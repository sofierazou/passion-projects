==> flow/design.v <==
`timescale 1ns/1ps
module lut_arctan(
    input  wire [4:0] idx,        
    output reg  [31:0] atan_val
);
    always @(*) begin
        case(idx)
            5'd0:  atan_val = 32'h3243F6A9;  
            5'd1:  atan_val = 32'h1DAC6705;  
            5'd2:  atan_val = 32'h0FADBAFC;  
            5'd3:  atan_val = 32'h07F56EA6;
            5'd4:  atan_val = 32'h03FEAB76;
            5'd5:  atan_val = 32'h01FFD55B;
            5'd6:  atan_val = 32'h00FFFABA;
            5'd7:  atan_val = 32'h007FFFD5;
            5'd8:  atan_val = 32'h003FFFFF;
            5'd9:  atan_val = 32'h001FFFFF;
            5'd10: atan_val = 32'h000FFFFF;
            5'd11: atan_val = 32'h0007FFFF;
            5'd12: atan_val = 32'h0003FFFF;
            5'd13: atan_val = 32'h0001FFFF;
            5'd14: atan_val = 32'h0000FFFF;
            5'd15: atan_val = 32'h00007FFF;
            default: atan_val = 32'h0;
        endcase
    end
endmodule
module cordic_cos #(
    parameter WIDTH = 32,
    parameter ITER  = 16        
)(
    input  wire                 clk,
    input  wire                 rst,
    input  wire [WIDTH-1:0]     angle_in,   
    output reg  [WIDTH-1:0]     cos_out,    
    output reg  [WIDTH-1:0]     sin_out     
);
    localparam [WIDTH-1:0] K = 32'h4DBA76D0;
    reg [WIDTH-1:0] x, y, z;
    reg [4:0] i;
    reg busy;
    wire [WIDTH-1:0] atan_val;
    lut_arctan arctan_lookup(.idx(i[4:0]), .atan_val(atan_val));
    always @(posedge clk or posedge rst) begin
        if (rst) begin
            x       <= 0;
            y       <= 0;
            z       <= 0;
            i       <= 0;
            busy    <= 0;
            cos_out <= 0;
            sin_out <= 0;
        end else begin
            if (!busy) begin
                x    <= K;
                y    <= 0;
                z    <= angle_in;
                i    <= 0;
                busy <= 1;
            end else if (i < ITER) begin
                if (z[WIDTH-1] == 0) begin  
                    x <= x - (y >>> i);
                    y <= y + (x >>> i);
                    z <= z - atan_val;
                end else begin
                    x <= x + (y >>> i);
                    y <= y - (x >>> i);
                    z <= z + atan_val;
                end
                i <= i + 1;
            end else begin
                cos_out <= x;
                sin_out <= y;
                busy <= 0;
            end
        end
    end
endmodule
=== From RTL to reports: cordic_cos ===
Tool output for the design above, in the order of the flow.
Line numbers count from 1 in the design file above.
Not given: n/a

* Design top: cordic_cos
* Clock port: clk
* Cell library: sky130hd
* Library corner: tt_025C_1v80

=== Word-level counts ===
Yosys after proc, flatten, opt, wreduce and memory -nomap, before mapping. Memory bits, and registers merged into a memory's read port (data or address), are not among the register bits. Print and check cells are not counted. Equal cells are merged and count once.
Yosys's memory passes give these memory sizes; they may raise the number of words (mostly to a power of two), join words into wider ones and drop unused or constant bits.

* Add/subtract/negate cells: 7
* $lt $le $gt $ge: 1
* Eq/ne operators: 1
* Shifts and indexed selects: 2
* Mux-type cells: 14
* Bitwise logic cells: 1
* Reductions and logical operators: 1

{| class="wikitable"
|+ Operator list
! cell !! number
|-
| 2-to-1 mux 32 bit || 10
|-
| adder 32 bit || 3
|-
| subtractor 32 bit || 3
|-
| >>> shifter 32 x 5 -> 32 bit || 2
|-
| 2-to-1 mux 5 bit || 2
|-
| adder 5 x 1 -> 5 bit (second input constant) || 1
|-
| less-than comparator 5 bit (second input constant) || 1
|-
| != test 2 x 1 -> 1 bit (second input constant) || 1
|-
| AND reduction 2 bit || 1
|-
| 2-to-1 mux 1 bit || 2
|-
| inverter 1 bit || 1
|}

* Flip-flop bits (word level): 166
* Memory bits (read-only): 480
* Memory cells: 1
* Input port bits: 34
* Output and inout port bits: 64
* Elaborated cells: 35

{| class="wikitable"
|+ Memories
! memory !! words !! width !! rd ports !! wr ports !! line !! source
|-
| (no name shown) || 16 || 30 || 1 || 0 || 7 || <nowiki>case(idx)</nowiki>
|}

=== Logic depth ===
Yosys ltp: most cells in a row. Word level: on the elaborated netlist, between registers, memories and ports. Mapped: between sequential cells and ports; inverters and the memories' decode and read muxes count.

* Depth in word-level cells: 5
* ABC_AREA: 0
* Depth in mapped cells: 25

=== After synthesis ===
Source: synth_stat.txt of the flow (Yosys; design flattened, memories mapped). It holds for the ABC_AREA given above (unset counts as 0); a run with the other value may have another netlist.

* Standard cells after synthesis: 2098
* Cell area after synthesis: 0.0174142 mm²
* Area of sequential cells: 0.004154 mm²
* Mapped flip-flops: 166
* Buffer cells: 128

{| class="wikitable"
|+ Cell types
! cell type !! number !! area in all (µm²)
|-
| sky130_fd_sc_hd__dfrtp_1 || 166 || 4.15E+03
|-
| sky130_fd_sc_hd__mux4_2 || 66 || 1.49E+03
|-
| sky130_fd_sc_hd__ha_1 || 116 || 1.45E+03
|-
| sky130_fd_sc_hd__nand2_1 || 354 || 1.33E+03
|-
| sky130_fd_sc_hd__a21oi_1 || 169 || 845.811
|-
| sky130_fd_sc_hd__xnor2_1 || 82 || 718.189
|-
| sky130_fd_sc_hd__mux2i_1 || 65 || 650.624
|-
| sky130_fd_sc_hd__nor2_1 || 167 || 626.851
|-
| sky130_fd_sc_hd__xor2_1 || 70 || 613.088
|-
| sky130_fd_sc_hd__o21ai_0 || 121 || 605.581
|-
| sky130_fd_sc_hd__a21o_1 || 51 || 382.867
|-
| sky130_fd_sc_hd__mux2_2 || 27 || 304.042
|-
| sky130_fd_sc_hd__and2_1 || 42 || 262.752
|-
| sky130_fd_sc_hd__clkbuf_1 || 67 || 251.491
|-
| sky130_fd_sc_hd__a31oi_1 || 32 || 200.192
|-
| sky130_fd_sc_hd__nor2b_1 || 28 || 175.168
|-
| sky130_fd_sc_hd__a211oi_1 || 22 || 165.158
|-
| sky130_fd_sc_hd__nor3_1 || 31 || 155.149
|}

Not listed: further types 70, cells in them 422.
The figures by module come from a second, unflattened synthesis with its own total; it is not the netlist above.

* Cells (unflattened synthesis): 2213
* Area (unflattened synthesis): 0.01823 mm²

Rows give one instance, submodules left out.

{| class="wikitable"
|+ Modules
! module !! instances !! cells !! area (mm²)
|-
| cordic_cos || 1 || 2122 || 0.017677
|-
| lut_arctan || 1 || 91 || 0.000553
|}

=== Worst setup path after synthesis ===
Path of least setup slack by OpenSTA after synthesis, without wires, with an ideal clock, recovery checks aside; 20% of the period is set as input and as output delay. Where synthesis merged equal registers, the netlist keeps one of their names.

* Kind: flip-flop to flip-flop
* Start: reg i[0]
* End: reg x[22]
* Period: 5.73 ns
* Library setup time: 0.122 ns
* Arrival: 5.554 ns
* Slack: 0.055 ns
* Path delay: 5.676 ns
* Stages: 24
* Synthesis period reached: 5.675 ns

"path delay" is the arrival time less input delay plus setup time.
"stages" counts driving pins, that of a launching flip-flop among them; a cell with two outputs on the path counts twice.
"synthesis period reached" is the clock period less the worst setup slack; recovery checks do not enter. This is arithmetic on one report: input and output delays are still those of the set period (20% each).
Between the ends stands the longest chain of elaborated cells between them, by number of cells; it is not shown to be the way that was timed. Of several equally long chains one is given.
A line is the first line of the expression or statement that the cell stems from. Yosys adds cells for indexed reads and writes and turns some case tables into memories.
A register here has more assigning lines than the two given.

* Cells stage by stage: sky130_fd_sc_hd__dfrtp_1 -> sky130_fd_sc_hd__buf_4 -> sky130_fd_sc_hd__buf_6 -> sky130_fd_sc_hd__inv_1 -> sky130_fd_sc_hd__buf_1 -> sky130_fd_sc_hd__clkbuf_1 -> sky130_fd_sc_hd__mux2i_1 -> sky130_fd_sc_hd__o21ai_0 -> sky130_fd_sc_hd__a21oi_1 -> sky130_fd_sc_hd__a21boi_1 -> sky130_fd_sc_hd__and3_1 -> sky130_fd_sc_hd__nor2_1 -> sky130_fd_sc_hd__xnor2_1 -> sky130_fd_sc_hd__ha_1 -> sky130_fd_sc_hd__a21oi_1 -> sky130_fd_sc_hd__o21ai_0 -> sky130_fd_sc_hd__or4_1 -> sky130_fd_sc_hd__a41oi_1 -> sky130_fd_sc_hd__o21ai_0 -> sky130_fd_sc_hd__a31oi_1 -> sky130_fd_sc_hd__o31ai_1 -> sky130_fd_sc_hd__a21o_1 -> sky130_fd_sc_hd__a2111o_1 -> sky130_fd_sc_hd__o2111a_1
* Cells in the longest elaborated chain: 5
* Elaborated cells on any way between the ends: 8

{| class="wikitable"
|+ Ends and longest elaborated chain, post-synthesis
! element !! line !! source
|-
| start, declared || 40 || <nowiki>reg [4:0] i;</nowiki>
|-
| start, assigned || 49 || <nowiki>i       <= 0;</nowiki>
|-
| start, assigned || 70 || <nowiki>i <= i + 1;</nowiki>
|-
| >>> shifter 32 x 5 -> 32 bit || 62 || <nowiki>x <= x - (y >>> i);</nowiki>
|-
| subtractor 32 bit || 62 ||
|-
| 2-to-1 mux 32 bit || 61 || <nowiki>if (z[WIDTH-1] == 0) begin</nowiki>
|-
| 2-to-1 mux 32 bit || 60 || <nowiki>end else if (i < ITER) begin</nowiki>
|-
| 2-to-1 mux 32 bit || 54 || <nowiki>if (!busy) begin</nowiki>
|-
| end, assigned || 62 ||
|-
| end, assigned || 66 || <nowiki>x <= x + (y >>> i);</nowiki>
|-
| end, declared || 39 || <nowiki>reg [WIDTH-1:0] x, y, z;</nowiki>
|}

=== Timing after layout ===
From the final timing report of flow run A: the path of least setup slack in the routed layout; clock arrival at registers is part of the times.

* Kind: flip-flop to flip-flop
* Start: reg i[0]
* End: reg y[26]
* Period: 10.4 ns
* Library setup time: 0.11 ns
* Arrival: 7.55 ns
* Slack: 3.22 ns
* Stages: 19

Between the ends stands the longest chain of elaborated cells between them, by number of cells; it is not shown to be the way that was timed. Of several equally long chains one is given.
A register here has more assigning lines than the two given.

* Cells stage by stage: sky130_fd_sc_hd__dfrtp_4 -> sky130_fd_sc_hd__buf_4 -> sky130_fd_sc_hd__mux4_2 -> sky130_fd_sc_hd__a21oi_1 -> sky130_fd_sc_hd__a221o_1 -> sky130_fd_sc_hd__and2_1 -> sky130_fd_sc_hd__nand3_1 -> sky130_fd_sc_hd__o21ai_0 -> sky130_fd_sc_hd__xnor2_1 -> sky130_fd_sc_hd__ha_1 -> sky130_fd_sc_hd__a211oi_1 -> sky130_fd_sc_hd__o21bai_1 -> sky130_fd_sc_hd__a2111oi_0 -> sky130_fd_sc_hd__o31ai_1 -> sky130_fd_sc_hd__a21oi_1 -> sky130_fd_sc_hd__o21ai_0 -> sky130_fd_sc_hd__o41ai_1 -> sky130_fd_sc_hd__mux2i_1 -> sky130_fd_sc_hd__nand2_1
* Cells in the longest elaborated chain: 5
* Elaborated cells on any way between the ends: 8

{| class="wikitable"
|+ Ends and longest elaborated chain, post-layout
! element !! line !! source
|-
| start, declared || 40 || <nowiki>reg [4:0] i;</nowiki>
|-
| start, assigned || 49 || <nowiki>i       <= 0;</nowiki>
|-
| start, assigned || 70 || <nowiki>i <= i + 1;</nowiki>
|-
| >>> shifter 32 x 5 -> 32 bit || 63 || <nowiki>y <= y + (x >>> i);</nowiki>
|-
| adder 32 bit || 63 ||
|-
| 2-to-1 mux 32 bit || 61 || <nowiki>if (z[WIDTH-1] == 0) begin</nowiki>
|-
| 2-to-1 mux 32 bit || 60 || <nowiki>end else if (i < ITER) begin</nowiki>
|-
| 2-to-1 mux 32 bit || 54 || <nowiki>if (!busy) begin</nowiki>
|-
| end, assigned || 63 ||
|-
| end, assigned || 67 || <nowiki>y <= y - (x >>> i);</nowiki>
|-
| end, declared || 39 || <nowiki>reg [WIDTH-1:0] x, y, z;</nowiki>
|}

Appendix: measured runs

Module cordic_cos, platform sky130hd: 2 stored runs of the flow (Yosys, OpenROAD) with differing settings, in no particular order. Input and output delays are each 20% of the period that was set; the output load is 0.01 pF.
"achieved period": clock period set for the run, less the worst setup slack. It is reckoned from that one timing run; input and output delays stay at 20% of the period that was set.
"critical path time" is the time allowed to the run's worst setup path (the clock period less input and output delay, where it has them) less its slack. Clock arrival times count: a late capture clock shortens it, a late launch clock lengthens it.
"power": no workload was simulated; the value follows from the tool's default switching activity.

=== Flow run A ===
{| class="wikitable"
! Setting !! Value
|-
| period_ns || 10.4
|-
| CAP_MARGIN || 20
|-
| CORE_MARGIN || 2
|-
| CORE_UTILIZATION || 40
|-
| SLEW_MARGIN || 20
|-
! Result !! Value
|-
| Critical path time || 7.18 ns
|-
| Kind of the worst setup path || flip-flop to flip-flop
|-
| Worst setup slack after layout || 3.219 ns
|-
| Std-cell area (final layout) || 0.019316 mm²
|-
| Worst hold slack in the final report || 0.472 ns
|-
| Summed negative setup slack || 0.000 ns
|-
| Total die area || 0.04522 mm²
|-
| Final design utilization || 44.9 %
|-
| Power || 6.410 mW
|-
| Achieved period || 7.181 ns
|-
| Netlist area reported by Yosys || 0.0174142 mm²
|}

=== Flow run B ===
{| class="wikitable"
! Setting !! Value
|-
| period_ns || 8.06
|-
| CORE_UTILIZATION || 20
|-
| PLACE_DENSITY_LB_ADDON || 0.03
|-
| CORE_MARGIN || 4
|-
| GPL_TIMING_DRIVEN || 1
|-
| CAP_MARGIN || 25
|-
| SLEW_MARGIN || 25
|-
! Result !! Value
|-
| Summed negative setup slack || 0.000 ns
|-
| Power || 8.555 mW
|-
| Worst setup slack after layout || 1.104 ns
|-
| Worst hold slack in the final report || 0.474 ns
|-
| Netlist area reported by Yosys || 0.0174142 mm²
|-
| Std-cell area (final layout) || 0.0201956 mm²
|-
| Total die area || 0.0918545 mm²
|-
| Final design utilization || 23.5 %
|-
| Achieved period || 6.956 ns
|-
| Critical path time || 6.96 ns
|-
| Kind of the worst setup path || flip-flop to flip-flop
|}
